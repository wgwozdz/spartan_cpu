==> flow/design.v <==
module control_unit(
	input clk,
	output reg i_read = 0,
	output reg i_push = 0,
	output reg d_read = 0,
	output reg d_push = 0,
	output reg d_write = 0,
	output reg io_read = 0,
	output reg io_write = 0,
	output reg io_push = 0,
	output reg io_addr_read = 0,
	output reg [3:0] io_addr = 0,
	output reg io_store_retaddr = 0,
	output reg io_push_retaddr = 0,
	output reg io_push_ints = 0,
	output reg io_push_int_addr = 0,
	input io_interrupt,
	output reg pc_increment = 0,
	output reg pc_load = 0,
	output reg pc_push = 0,
	output reg pc_push_d = 0,
	output reg cmp_load = 0,
	output reg cmp_push = 0,
	output reg cmp_compare = 0,
	output reg cmp_mask_int = 0,
	output reg cmp_unmask_int = 0,
	output reg lu_passh = 0,
	output reg lu_passl = 0,
	output reg lu_pass_high = 0,
	output reg lu_swap = 0,
	output reg lu_push = 0,
	output reg lu_push_high = 0,
	output reg lu_push_div = 0,
	output reg lu_push_mod = 0,
	output reg lu_add = 0,
	output reg lu_sub = 0,
	output reg lu_mul = 0,
	output reg lu_inc = 0,
	output reg lu_dec = 0,
	output reg lu_shr = 0,
	output reg lu_shl = 0,
	output reg lu_band = 0,
	output reg lu_bor = 0,
	output reg lu_bxor = 0,
	output reg lu_bnegate = 0,
	output reg reg1_write = 0,
	output reg reg2_write = 0,
	output reg [3:0] reg1_addr = 0,
	output reg [3:0] reg2_addr = 0,
	input [2:0] flags,
	inout [15:0] d_bus
	);
	localparam 
		fetch = 0,
		decode = 1,
		upper_writeback = 2,
		lower_writeback = 3,
		ins_flush = 4,
		alu2_writeback = 5,
		memreg_writeback = 6,
		ioreg_writeback = 7,
		alu_writeback = 8,
		div_writeback = 9,
		div_wait = 10,
		mod_writeback = 11,
		mod_wait = 12,
		decode_int = 13,
		stop = 15;
	reg [3:0] next_step = ins_flush;
	reg [7:0] instruction;
	reg [5:0] wait_count;
	reg [3:0] next_reg1_addr = 0;
	reg [3:0] next_reg2_addr = 0;
	reg u_pass = 0;
	reg l_pass = 0;
	assign d_bus = 
	u_pass ? {instruction[7:0], 8'bz} :
	l_pass ? {8'bz, instruction[7:0]} :
	16'bz;
	localparam
	more_ops = 4'b1111,
	z_add = 4'b0001,
	z_sub = 4'b0010,
	z_mul = 4'b0011,
	z_div = 4'b0100,
	z_mod = 4'b0101,
	z_and = 4'b0110,
	z_or  = 4'b0111,
	z_xor = 4'b1000,
	z_shr = 4'b1001,
	z_shl = 4'b1010,
	z_ldu = 4'b1011,
	z_ldl = 4'b1100,
	o_mov = 4'b0001,
	o_cmp = 4'b0010,
	o_jmp = 4'b0011,
	o_ldm = 4'b0100,
	o_stm = 4'b0101,
	o_neg = 4'b0110,
	o_ioi = 4'b1000,
	o_ioo = 4'b1001,
	o_sti = 4'b1010,  
	o_dld = 4'b1011,  
	o_cal = 4'b1100,  
	t_gtf = 4'b0001,
	t_stf = 4'b0010,
	t_inc = 4'b0011,
	t_dec = 4'b0100,
	th_rit = 4'b0001,  
	th_nop = 4'b1111;
	always @ (posedge clk) begin
		i_read <= 0;
		i_push <= 0;
		d_read <= 0;
		d_push <= 0;
		d_write <= 0;
		io_addr_read <= 0;
		io_read <= 0;
		io_write <= 0;
		io_push <= 0;
		io_store_retaddr <= 0;
		io_push_retaddr <= 0;
		io_push_ints <= 0;
		io_push_int_addr <= 0;
		pc_load <= 0;
		pc_increment <= 0;
		pc_push <= 0;
		pc_push_d <= 0;
		cmp_load <= 0;
		cmp_push <= 0;
		cmp_compare <= 0;
		cmp_mask_int <= 0;
		cmp_unmask_int <= 0;
		lu_passh <= 0;
		lu_passl <= 0;
		lu_pass_high <= 0;
		lu_swap <= 0;
		lu_push <= 0;
		lu_push_high <= 0;
		lu_push_div <= 0;
		lu_push_mod <= 0;
		lu_add <= 0;
		lu_sub <= 0;
		lu_mul <= 0;
		lu_inc <= 0;
		lu_dec <= 0;
		lu_shr <= 0;
		lu_shl <= 0;
		lu_band <= 0;
		lu_bor <= 0;
		lu_bxor <= 0;
		lu_bnegate <= 0;
		reg1_write <= 0;
		reg2_write <= 0;
		u_pass <= 0;
		l_pass <= 0;
		case (next_step)
			stop: begin end
			upper_writeback: begin
				i_read <= 1;
				u_pass <= 1;
				lu_passl <= 1;
				reg1_addr <= next_reg1_addr;
				reg1_write <= 1;
				next_step <= fetch;
			end
			lower_writeback: begin
				i_read <= 1;
				l_pass <= 1;
				lu_passh <= 1;
				reg1_addr <= next_reg1_addr;
				reg1_write <= 1;
				next_step <= fetch;
			end
			alu2_writeback: begin
				i_read <= 1;
				lu_push_high <= 1;
				reg2_addr <= next_reg2_addr;
				reg2_write <= 1;
				next_step <= fetch;
			end
			memreg_writeback: begin
				i_read <= 1;
				d_push <= 1;
				reg1_addr <= next_reg1_addr;
				reg1_write <= 1;
				next_step <= fetch;
			end
			ioreg_writeback: begin
				i_read <= 1;
				io_addr_read <= 1;
				io_push <= 1;
				reg1_addr <= next_reg1_addr;
				reg1_write <= 1;
				next_step <= fetch;
			end
			div_writeback: begin
				i_read <= 1;
				lu_push_div <= 1;
				reg2_addr <= next_reg2_addr;
				reg2_write <= 1;
				next_step <= fetch;
			end
			div_wait: begin
				wait_count <= wait_count - 1;
				if (wait_count == 0) begin
					next_step <= div_writeback;
				end
			end
			mod_writeback: begin
				i_read <= 1;
				lu_push_mod <= 1;
				reg2_addr <= next_reg2_addr;
				reg2_write <= 1;
				next_step <= fetch;
			end
			mod_wait: begin
				wait_count <= wait_count - 1;
				if (wait_count == 0) begin
					next_step <= mod_writeback;
				end
			end
			ins_flush: begin
				i_read <= 1;
				next_step <= fetch;
			end
			decode_int: begin
				d_push <= 1;
				pc_load <= 1;
				next_step <= ins_flush;
			end
			alu_writeback: begin
				i_read <= 1;
				lu_push <= 1;
				reg1_addr <= next_reg1_addr;
				reg1_write <= 1;
				next_step <= fetch;
			end
			fetch: begin
				if (io_interrupt && !flags[2]) begin
					cmp_mask_int <= 1;
					pc_push_d <= 1;
					io_store_retaddr <= 1;
					io_push_int_addr <= 1;
					d_read <= 1;
					next_step <= decode_int;
				end else begin
					i_push <= 1;
					pc_increment <= 1;
					next_step <= decode;
				end
			end
			decode: begin
				instruction <= d_bus[7:0];
				case (d_bus[15:12])
					z_add: begin
						reg1_addr <= d_bus[11:8];
						reg2_addr <= d_bus[7:4];
						next_reg1_addr <= d_bus[3:0];
						lu_add <= 1;
						next_step <= alu_writeback;
					end
					z_sub: begin
						reg1_addr <= d_bus[11:8];
						reg2_addr <= d_bus[7:4];
						next_reg1_addr <= d_bus[3:0];
						lu_sub <= 1;
						next_step <= alu_writeback;
					end
					z_mul: begin
						reg1_addr <= d_bus[11:8];
						reg2_addr <= d_bus[7:4];
						next_reg1_addr <= d_bus[3:0];
						lu_mul <= 1;
						next_step <= alu_writeback;
					end
					z_div: begin
						reg1_addr <= d_bus[11:8];
						reg2_addr <= d_bus[7:4];
						next_reg2_addr <= d_bus[3:0];
						wait_count <= 30;
						next_step <= div_wait;
					end
					z_mod: begin
						reg1_addr <= d_bus[11:8];
						reg2_addr <= d_bus[7:4];
						next_reg2_addr <= d_bus[3:0];
						wait_count <= 30;
						next_step <= mod_wait;
					end
					z_and: begin
						reg1_addr <= d_bus[11:8];
						reg2_addr <= d_bus[7:4];
						next_reg1_addr <= d_bus[3:0];
						lu_band <= 1;
						next_step <= alu_writeback;
					end
					z_or: begin
						reg1_addr <= d_bus[11:8];
						reg2_addr <= d_bus[7:4];
						next_reg1_addr <= d_bus[3:0];
						lu_bor <= 1;
						next_step <= alu_writeback;
					end
					z_xor: begin
						reg1_addr <= d_bus[11:8];
						reg2_addr <= d_bus[7:4];
						next_reg1_addr <= d_bus[3:0];
						lu_bxor <= 1;
						next_step <= alu_writeback;
					end
					z_shl: begin
						reg1_addr <= d_bus[11:8];
						reg2_addr <= d_bus[7:4];
						next_reg1_addr <= d_bus[3:0];
						lu_shl <= 1;
						next_step <= alu_writeback;
					end
					z_shr: begin
						reg1_addr <= d_bus[11:8];
						reg2_addr <= d_bus[7:4];
						next_reg1_addr <= d_bus[3:0];
						lu_shr <= 1;
						next_step <= alu_writeback;
					end
					z_ldu: begin
						reg1_addr <= d_bus[11:8];
						next_reg1_addr <= d_bus[11:8];
						next_step <= upper_writeback;
					end
					z_ldl: begin
						reg1_addr <= d_bus[11:8];
						next_reg1_addr <= d_bus[11:8];
						next_step <= lower_writeback;
					end
					more_ops: begin
						case (d_bus[11:8])
							o_mov: begin
								reg1_addr <= d_bus[7:4];
								reg2_addr <= d_bus[3:0];
								lu_swap <= 1;
								reg2_write <= 1;
								next_step <= ins_flush;
							end
							o_cmp: begin
								reg1_addr <= d_bus[7:4];
								reg2_addr <= d_bus[3:0];
								lu_passh <= 1;
								lu_passl <= 1;
								lu_pass_high <= 1;
								cmp_compare <= 1;
								next_step <= ins_flush;
							end
							o_jmp : begin
								reg1_addr <= d_bus[3:0];
								lu_passh <= 1;
								lu_passl <= 1;
								if ((d_bus[4] &&  flags[0]) ||  
									 (d_bus[5] && ~flags[1] && ~flags[0]) ||  
									 (d_bus[6] &&  flags[1] && ~flags[0]) ||  
									 (d_bus[7]))  
								begin
									pc_load <= 1;	
								end
								next_step <= ins_flush;
							end
							o_ldm: begin
								reg2_addr <= d_bus[7:4];
								next_reg1_addr <= d_bus[3:0];
								d_read <= 1;
								lu_pass_high <= 1;
								next_step <= memreg_writeback;
							end
							o_stm: begin
								reg1_addr <= d_bus[7:4];
								reg2_addr <= d_bus[3:0];
								lu_passh <= 1;
								lu_passl <= 1;
								lu_pass_high <= 1;
								d_write <= 1;
								next_step <= ins_flush;
							end
							o_neg: begin
								reg1_addr <= d_bus[7:4];
								next_reg1_addr <= d_bus[3:0];
								lu_bnegate <= 1;
								next_step <= alu_writeback;
							end
							o_ioi: begin
								io_addr <= d_bus[7:4];
								next_reg1_addr <= d_bus[3:0];
								io_addr_read <= 1;
								io_read <= 1;
								next_step <= ioreg_writeback;
							end
							o_ioo: begin
								io_addr <= d_bus[3:0];
								reg1_addr <= d_bus[7:4];
								io_addr_read <= 1;
								lu_passh <= 1;
								lu_passl <= 1;
								io_write <= 1;
								next_step <= ins_flush;
							end
							o_sti: begin
								reg1_addr <= d_bus[7:4];
								reg2_addr <= d_bus[3:0];
								next_reg2_addr <= d_bus[3:0];
								lu_pass_high <= 1;
								lu_passh <= 1;
								lu_passl <= 1;
								lu_inc <= 1;
								d_write <= 1;
								next_step <= alu2_writeback;
							end
							o_dld: begin
								reg2_addr <= d_bus[7:4];
								next_reg1_addr <= d_bus[3:0];
								lu_dec <= 1;
								d_read <= 1;
								reg2_write <= 1;
								next_step <= memreg_writeback;
							end
							o_cal: begin
								reg1_addr <= d_bus[7:4];
								reg2_addr <= d_bus[3:0];
								lu_passh <= 1;
								lu_passl <= 1;
								pc_load <= 1;
								pc_push <= 1;
								reg2_write <= 1;
								next_step <= ins_flush;
							end
							more_ops: begin
								case (d_bus[7:4])
									t_gtf: begin
										reg1_addr <= d_bus[3:0];
										cmp_push <= 1;
										reg1_write <= 1;
										next_step <= ins_flush;
									end
									t_stf: begin
										reg1_addr <= d_bus[3:0];
										lu_passh <= 1;
										lu_passl <= 1;
										cmp_load <= 1;
										next_step <= ins_flush;
									end
									t_inc: begin
										reg2_addr <= d_bus[3:0];
										next_reg1_addr <= d_bus[3:0];
										lu_inc <= 1;
										next_step <= alu_writeback;
									end
									t_dec: begin
										reg2_addr <= d_bus[3:0];
										next_reg1_addr <= d_bus[3:0];
										lu_dec <= 1;
										next_step <= alu_writeback;
									end
									more_ops: begin
										case (d_bus[3:0])
											th_rit: begin
												io_push_retaddr <= 1;
												pc_load <= 1;
												cmp_unmask_int <= 1;
												next_step <= ins_flush;
											end
											more_ops: begin
												next_step <= ins_flush;
											end
											default: next_step <= stop;
										endcase
									end
									default: next_step <= stop;
								endcase
							end
							default: next_step <= stop;
						endcase
					end
					default: next_step <= stop;
				endcase
			end
		endcase
	end
endmodule
# Reports on control_unit
# The steps from the RTL of control_unit to its reports follow in flow order.
# Line numbers count from 1 in the design file above.
# Cell names lack the library's common part.
# The mark n/a stands for no value.
[setup]
top_module = "control_unit"
clock = "clk"
cell_library = "sky130hd"
pvt_corner = "tt_025C_1v80"

# After elaboration
# Source: Yosys, flattened and elaborated, memories not mapped. Widths are those after wreduce. Registers that Yosys merges into a memory's read port (data or address) are not register bits. Print and check cells do not count.
[word_totals]
regBits = 77
input_bits = 5
elab_cells = 238
[classes]
n_addsub = 1
n_reduce_logical = 51
n_mux = 80
logic = 2
n_eq = 57
[ops]
columns = ["operator", "count"]
rows = [
  ["equality test 4 bit (second input constant)", 20],
  ["parallel mux 4 bit (select 6 bit)", 3],
  ["parallel mux 4 bit (select 2 bit)", 7],
  ["equality test 4 x 3 -> 1 bit (second input constant)", 12],
  ["parallel mux 4 bit (select 3 bit)", 4],
  ["2-to-1 mux 1 bit", 44],
  ["equality test 4 x 2 -> 1 bit (second input constant)", 8],
  ["2-to-1 mux 4 bit", 7],
  ["OR reduction 2 bit", 10],
  ["equality test 4 x 1 -> 1 bit (second input constant)", 5],
  ["parallel mux 1 bit (select 2 bit)", 10],
  ["2-to-1 mux 16 bit", 1],
  ["OR reduction 12 bit", 1],
  ["!= test 3 bit (second input constant)", 4],
  ["AND reduction 3 bit", 4],
  ["AND reduction 4 bit", 3],
  ["OR reduction 6 bit", 2],
  ["parallel mux 6 bit (select 2 bit)", 1],
  ["OR reduction 10 bit", 1],
  ["nonzero test 2 bit", 5],
  ["!= test 5 bit (second input constant)", 2],
  ["OR reduction 5 bit", 2],
  ["OR reduction 9 bit", 1],
  ["!= test 2 bit (second input constant)", 4],
  ["!= test 4 bit (second input constant)", 2],
  ["OR reduction 4 bit", 2],
  ["OR reduction 8 bit", 1],
  ["2-to-1 mux 8 bit", 1],
]
# Other operator kinds: 14; their cells: 24.

# Longest topological paths
# Depth = most cells in a row (Yosys ltp): at word level without a register or memory, in the mapped netlist without a sequential cell, where the memories' decode and read muxes count.
[depth]
word_depth = 11
ABC_AREA = 0
depth_mapped = 7
depth_no_buf = 5

# After synthesis
# Source: synth_stat.txt of the flow (Yosys; design flattened, memories mapped). It holds for the ABC_AREA given above (unset counts as 0); a run with the other value may have another netlist.
# Totals and module areas in this step are rounded.
[by_type]
columns = ["type", "count", "area_total_um2"]
rows = [
  ["edfxtp_1", 38, 1.14E+03],
  ["dfxtp_1", 38, 760.73],
  ["nor2_1", 38, 142.637],
  ["nand2_1", 35, 131.376],
  ["clkbuf_1", 21, 78.826],
  ["nor2b_1", 12, 75.072],
  ["inv_1", 18, 67.565],
  ["a21oi_1", 12, 60.058],
  ["nor3_1", 10, 50.048],
  ["buf_4", 6, 45.043],
  ["mux2_2", 4, 45.043],
  ["nand3_1", 9, 45.043],
  ["o21ai_0", 9, 45.043],
  ["o31ai_1", 6, 45.043],
  ["nand2b_1", 7, 43.792],
  ["and2_1", 5, 31.28],
  ["maj3_1", 3, 30.029],
  ["xnor2_1", 3, 26.275],
]
# Other cell types: 40; their cells: 58.
[synth_totals]
area_mm2 = 0.00332
flip_flops = 76
stdcells = 332

# Worst setup path after synthesis
# OpenSTA on the mapped netlist: ideal clock, no wires. The path of least setup slack (recovery checks aside). Input and output delay are each 20% of the period. Register names are those of the netlist, which keeps one name where synthesis merged equal registers.
[synth_path]
path_kind = "register to register"
from = "reg next_step[2]"
to = "reg io_addr[0]"
n_path_buf = 3
t_first_pin_ns = 0.000
required_time_ns = 2.096
arrival_time_ns = 1.910
stages = 7
path_delay_ns = 2.244
setup_time_ns = 0.334
period_ns = 2.43
slack_ns = 0.186
period_less_setup_slack_ns = 2.244
# "path_delay_ns" = arrival - input delay + setup time.
# "stages": output pins that drive a net of the path, with the launching flip-flop's if there is one; two outputs of one cell count as two.
# "period_less_setup_slack_ns" is the clock period less the worst setup slack; recovery checks do not enter. This is arithmetic on one report: input and output delays are still those of the set period (20% each).
# The rows between start and end are the longest chain of elaborated cells between them; the timing report does not say that the signal goes this way. Where chains are equally long, one stands for them.
# A line is the first line of the expression or statement that the cell stems from. Yosys adds cells for indexed reads and writes and turns some case tables into memories.
# At most two assigning lines are given for a register; there are more.
[synth_via]
cell_sequence = "edfxtp_1 -> buf_6 -> or4b_1 -> buf_2 -> or3_4 -> clkbuf_1 -> nor2_1"
elab_chain_len = 2
cells_between = 2
cone_classes = "1 x eq/ne; 1 x reduce/logical"
[synth_lines]
columns = ["item", "line_no", "source"]
rows = [
  ["start: declaration", 69, "reg [3:0] next_step = ins_flush;"],
  ["start: assignment", 165, "next_step <= fetch;"],
  ["start: assignment", 173, "next_step <= fetch;"],
  ["equality test 4 x 1 -> 1 bit", 157, "case (next_step)"],
  ["AND reduction 3 bit", "n/a", ""],
  ["end: assignment", 390, "io_addr <= d_bus[7:4];"],
  ["end: assignment", 397, "io_addr <= d_bus[3:0];"],
  ["end: declaration", 12, "output reg [3:0] io_addr = 0,"],
]

# Timing after layout
# Path of least setup slack in the final report of flow run A (OpenROAD, finished layout, wires in). Where an end is a register, its clock arrival counts in the times.
[layout_path]
path_kind = "register to register"
from = "reg instruction[2]"
to = "reg reg1_addr[0]"
t_first_pin_ns = 0.34
stages = 6
arrival_time_ns = 2.38
required_time_ns = 2.59
period_ns = 2.52
n_path_buf = 1
setup_time_ns = 0.27
slack_ns = 0.21
# The rows between start and end are the longest chain of elaborated cells between them; the timing report does not say that the signal goes this way. Where chains are equally long, one stands for them.
# At most two assigning lines are given for a register; there are more.
# The path ends at the enable pin of a flip-flop; only ways to that pin are counted.
[layout_via]
cell_sequence = "edfxtp_1 -> maj3_1 -> a2111oi_0 -> nor2_1 -> nor3_1 -> buf_4"
elab_chain_len = 5
cells_between = 14
cone_classes = "11 x eq/ne; 1 x mux; 2 x reduce/logical"
[layout_lines]
columns = ["item", "line_no", "source"]
rows = [
  ["start: declaration", 70, "reg [7:0] instruction;"],
  ["start: assignment", 254, "instruction <= d_bus[7:0];"],
  ["2-to-1 mux 16 bit", 77, "u_pass ? {instruction[7:0], 8'bz} :"],
  ["equality test 4 bit", 337, "case (d_bus[11:8])"],
  ["OR reduction 7 bit", "n/a", ""],
  ["!= test 5 bit", "n/a", ""],
  ["AND reduction 4 bit", "n/a", ""],
  ["end: assignment", 332, "reg1_addr <= d_bus[11:8];"],
  ["end: assignment", 339, "reg1_addr <= d_bus[7:4];"],
  ["end: declaration", 48, "output reg [3:0] reg1_addr = 0,"],
]

## Implementation results

Design control_unit on sky130hd. What follows are 2 stored runs of the flow, each under its own settings; their order means nothing. The constraints put input and output delay at 20% of the set period each and load the outputs with 0.01 pF.
"design_power_mw": no workload was simulated; the value follows from the tool's default switching activity.
Results are given in rounded form.

# flow run A
==> flow/run.sh <==
#!/bin/bash
# the make line also repeats the synthesis and layout settings of config.mk as NAME=value (left out here)
make -C /OpenROAD-flow-scripts/flow DESIGN_CONFIG=/design/flow/config.mk WORK_HOME=/design/flow/orfs CLKGATE_MAP_FILE= finish
==> flow/config.mk <==
export PLATFORM = sky130hd
export DESIGN_NAME = control_unit
export DESIGN_NICKNAME = control_unit
export VERILOG_FILES = /design/flow/design.v
export SDC_FILE = /design/flow/constraint.sdc
export NUM_CORES = 4
export LEC_CHECK = 0
export CAP_MARGIN = 20
export CELL_PAD_IN_SITES_DETAIL_PLACEMENT = 0
export CORE_MARGIN = 2
export CORE_UTILIZATION = 36
export CTS_CLUSTER_SIZE = 87
export MAX_ROUTING_LAYER = met4
export PLACE_DENSITY_LB_ADDON = 0.15
export SLEW_MARGIN = 40
==> flow/constraint.sdc <==
create_clock -name core_clock -period 2.52 [get_ports {clk}]
set_input_delay 0.5040 -clock core_clock [delete_from_list [all_inputs] [get_ports {clk}]]
set_output_delay 0.5040 -clock core_clock [all_outputs]
set_load 0.01 [all_outputs]

==> flow run A: results <==
final_stdcell_area_mm2=0.00423
post_route_util_pct=46.5
total_die_area_mm2=0.01
worst_hold_slack_ns=0.204
design_power_mw=4.34
fin_ws_ns=0.213
yosys_chip_area_mm2=0.00332
tns_setup_ns=0.000

# flow run B
==> flow/run.sh <==
#!/bin/bash
# the make line also repeats the synthesis and layout settings of config.mk as NAME=value (left out here)
make -C /OpenROAD-flow-scripts/flow DESIGN_CONFIG=/design/flow/config.mk WORK_HOME=/design/flow/orfs CLKGATE_MAP_FILE= finish
==> flow/config.mk <==
export PLATFORM = sky130hd
export DESIGN_NAME = control_unit
export DESIGN_NICKNAME = control_unit
export VERILOG_FILES = /design/flow/design.v
export SDC_FILE = /design/flow/constraint.sdc
export NUM_CORES = 4
export LEC_CHECK = 0
export ABC_AREA = 1
export CAP_MARGIN = 20
export CORE_ASPECT_RATIO = 0.88
export CORE_MARGIN = 5
export CORE_UTILIZATION = 55
export CTS_CLUSTER_DIAMETER = 74
export CTS_CLUSTER_SIZE = 45
export GPL_ROUTABILITY_DRIVEN = 1
export GPL_TIMING_DRIVEN = 0
export PLACE_DENSITY_LB_ADDON = 0.18
export SLEW_MARGIN = 25
==> flow/constraint.sdc <==
create_clock -name core_clock -period 1.46 [get_ports {clk}]
set_input_delay 0.2920 -clock core_clock [delete_from_list [all_inputs] [get_ports {clk}]]
set_output_delay 0.2920 -clock core_clock [all_outputs]
set_load 0.01 [all_outputs]

==> flow run B: results <==
final_stdcell_area_mm2=0.00509
post_route_util_pct=87.4
total_die_area_mm2=0.00763
worst_hold_slack_ns=-0.002
design_power_mw=8.79
fin_ws_ns=-0.420
yosys_chip_area_mm2=0.00329
tns_setup_ns=-16.0
