==> flow/design.v <==
module register_file(
	input clk,
	input reg1_write,
	input reg2_write,
	input   [3:0] reg1_addr,  
	input   [3:0] reg2_addr,  
	output [15:0] reg1_obus,
	output [15:0] reg2_obus,
	input  [15:0] reg1_ibus,
	input  [15:0] reg2_ibus
	);
	(* ram_style = "distributed" *) reg [15:0] registers [15:0];
	assign reg1_obus = registers[reg1_addr];
	assign reg2_obus = registers[reg2_addr];
	wire [3:0] write_addr;
	wire [15:0] write_bus;
	assign write = reg1_write || reg2_write;
	assign write_addr = reg1_write ? reg1_addr : reg2_addr;
	assign write_bus = reg1_write ? reg1_ibus : reg2_ibus;
	always @ (posedge clk) begin
		if (write) begin
			registers[write_addr] <= write_bus;
		end
	end
endmodule
# From RTL to reports: register_file
# Tool output for the design above, in the order of the flow.
# Lines are those of the file above, counted from 1.
# Operators: Yosys type, input widths -> output width; for muxes data width and select width s.
# Library cell names are shortened.
# A cell with - has no value.
[inputs]
top_module = "register_file"
clock_port = "clk"
lib = "sky130hd"
pvt_corner = "tt_025C_1v80"

# Word-level counts
# Counts by Yosys on the flattened word-level netlist (proc, flatten, opt, wreduce; memories kept). Register bits leave out memories and registers merged into their read ports (data or address); mux counts leave out enables and synchronous resets folded into registers. Print and check cells are left out. Cells with the same type and inputs are merged into one.
# Yosys's memory passes give these memory sizes; they may raise the number of words (mostly to a power of two), join words into wider ones and drop unused or constant bits.
[classes]
n_mux = 5
reduce_and_logical = 1
[op_table]
columns = ["operator", "n"]
rows = [
  ["$mux 16", 2],
  ["$mux 4", 2],
  ["$logic_or 1x1->1", 1],
  ["$mux 1", 1],
]
[bits]
reg_bits = 0
mem_bits_rw = 256
n_memories = 1
output_inout_bits = 32
[memory_table]
columns = ["memory", "words", "width", "read_ports", "write_ports", "line_no", "source"]
rows = [
  ["registers", 16, 16, 2, 1, 12, "(* ram_style = \"distributed\" *) reg [15:0] registers [15:0];"],
]

# Longest topological paths
# Yosys ltp: most cells in a row. Word level: on the elaborated netlist, between registers, memories and ports. Mapped: between sequential cells and ports; inverters and the memories' decode and read muxes count.
[logic_depth]
depth_word = 2
abc_area = 0
mapped_depth = 7

# After synthesis
# Source: synth_stat.txt of the flow (Yosys; design flattened, memories mapped). It holds for the ABC_AREA given above (unset counts as 0); a run with the other value may have another netlist.
# The area totals of this step are shown rounded.
[synth_totals]
mapped_cells = 722
mapped_area_um2 = 12400
seq_area_um2 = 7690
ff_cells = 256
[types]
columns = ["type", "n", "type_area_um2"]
rows = [
  ["edfxtp_1", 256, 7.69E+03],
  ["mux2i_1", 143, 1.43E+03],
  ["mux4_2", 58, 1.31E+03],
  ["a22oi_1", 61, 457.939],
  ["mux4_1", 10, 262.752],
  ["mux2_2", 16, 180.173],
  ["nand3_1", 21, 105.101],
  ["o21ai_0", 21, 105.101],
  ["buf_6", 9, 101.347],
  ["buf_12", 4, 80.077],
  ["buf_2", 16, 80.077],
  ["nor2_1", 21, 78.826],
  ["buf_4", 10, 75.072],
  ["nand2_1", 19, 71.318],
  ["a221oi_1", 8, 70.067],
  ["clkbuf_1", 13, 48.797],
  ["nor2b_1", 7, 43.792],
  ["a21oi_1", 6, 30.029],
]
# Not listed: further types 12, cells in them 23.

# Path before layout
# Path of least setup slack by OpenSTA after synthesis, without wires, with an ideal clock, recovery checks aside; 20% of the period is set as input and as output delay. Where synthesis merged equal registers, the netlist keeps one of their names.
[synth_timing]
path_type = "in2reg"
from = "input port reg1_addr[1]"
to = "memory registers[8][0]"
tclk_ns = 3.56
in_delay_ns = 0.712
t_first_pin_ns = 0.712
arrival_time_ns = 2.286
t_required_ns = 3.172
setup_slack_ns = 0.885
path_delay_ns = 1.962
driving_pins = 6
synth_period_reached_ns = 2.675
# "path_delay_ns" = arrival - input delay + setup time.
# "driving_pins" counts driving pins, that of a launching flip-flop among them; a cell with two outputs on the path counts twice.
# "synth_period_reached_ns" is the clock period less the worst setup slack; recovery checks do not enter. This is arithmetic on one report: input and output delays are still those of the set period (20% each).
# Between the ends stands the longest chain of elaborated cells between them, by number of cells; it is not shown to be the way that was timed. Of several equally long chains one is given.
# Each line given opens the expression or statement behind the cell; cells for indexed reads and writes are added by Yosys, which also makes memories of some case tables.
[synth_via]
path_cell_list = "buf_6 buf_4 nor2_1 buf_4 a21oi_1 nor2_1"
elab_chain_len = 2
[synth_lines]
columns = ["element", "line_no", "source"]
rows = [
  ["from (decl)", 5, "input [3:0] reg1_addr,"],
  ["$mux 4", 18, "assign write_addr = reg1_write ? reg1_addr : reg2_addr;"],
  ["$mux 4", 21, "if (write) begin"],
  ["to (decl)", 12, "(* ram_style = \"distributed\" *) reg [15:0] registers [15:0];"],
]

# Path in the finished layout
# Path of least setup slack in the final report of run A (OpenROAD, finished layout, wires in). Where an end is a register, its clock arrival counts in the times.
[layout_timing]
path_type = "reg2out"
from = "memory registers[5][8]"
to = "output port reg1_obus[8]"
tclk_ns = 2.27
output_delay_ns = 0.45
t_first_pin_ns = 0.53
arrival_time_ns = 1.98
t_required_ns = 1.82
setup_slack_ns = -0.16
driving_pins = 6
# Between the ends stands the longest chain of elaborated cells between them, by number of cells; it is not shown to be the way that was timed. Of several equally long chains one is given.
# The chain passes a memory read, where the word-level depth is cut; so it can be longer than that depth.
[layout_via]
path_cell_list = "edfxtp_1 mux4_2 nor2b_4 a211oi_2 a21oi_2 buf_2"
elab_chain_len = 1
[layout_lines]
columns = ["element", "line_no", "source"]
rows = [
  ["from (decl)", 12, "(* ram_style = \"distributed\" *) reg [15:0] registers [15:0];"],
  ["$mem_v2 16x16", 12, ""],
  ["to (decl)", 7, "output [15:0] reg1_obus,"],
]

# Stored flow runs of register_file (2 of them; Yosys, OpenROAD, sky130hd). They differ in their settings and are not a sequence. Constraints: input delay and output delay 20% of the set period each, output load 0.01 pF.
# "timing.worst_path_ns" means the part of the period allowed to the worst setup path (the constraints hold back 20% at inputs and 20% at outputs) less its slack; where the path has registers, the arrival times of their clocks count too.
# Results are given in rounded form.

[[run]]
name = "run A"
[run.settings]
period_ns = 2.27
CAP_MARGIN = 20
CORE_MARGIN = 2
CORE_UTILIZATION = 40
SLEW_MARGIN = 20
[run.results]
synth_chip_area_um2 = 12400
design_die_area_um2 = 32400
setup_worst_slack_ns = -0.163
finish.stdcell_area_um2 = 15400
post_route_util_pct = 50.5
timing.worst_path_ns = 1.98
worstPathKind = "reg2out"

[[run]]
name = "run B"
[run.settings]
period_ns = 4.48
CORE_UTILIZATION = 20
SETUP_SLACK_MARGIN = -0.32
PLACE_DENSITY_LB_ADDON = 0.04
CORE_ASPECT_RATIO = 1.68
CELL_PAD_IN_SITES_DETAIL_PLACEMENT = 0
ABC_AREA = 1
CTS_CLUSTER_SIZE = 33
MIN_ROUTING_LAYER = "met2"
MAX_ROUTING_LAYER = "met5"
CAP_MARGIN = 20
CORE_MARGIN = 2
SLEW_MARGIN = 20
[run.results]
timing.worst_path_ns = 2.08
worstPathKind = "in2out"
synth_chip_area_um2 = 13800
design_die_area_um2 = 71300
setup_worst_slack_ns = 0.610
finish.stdcell_area_um2 = 16800
post_route_util_pct = 24.4
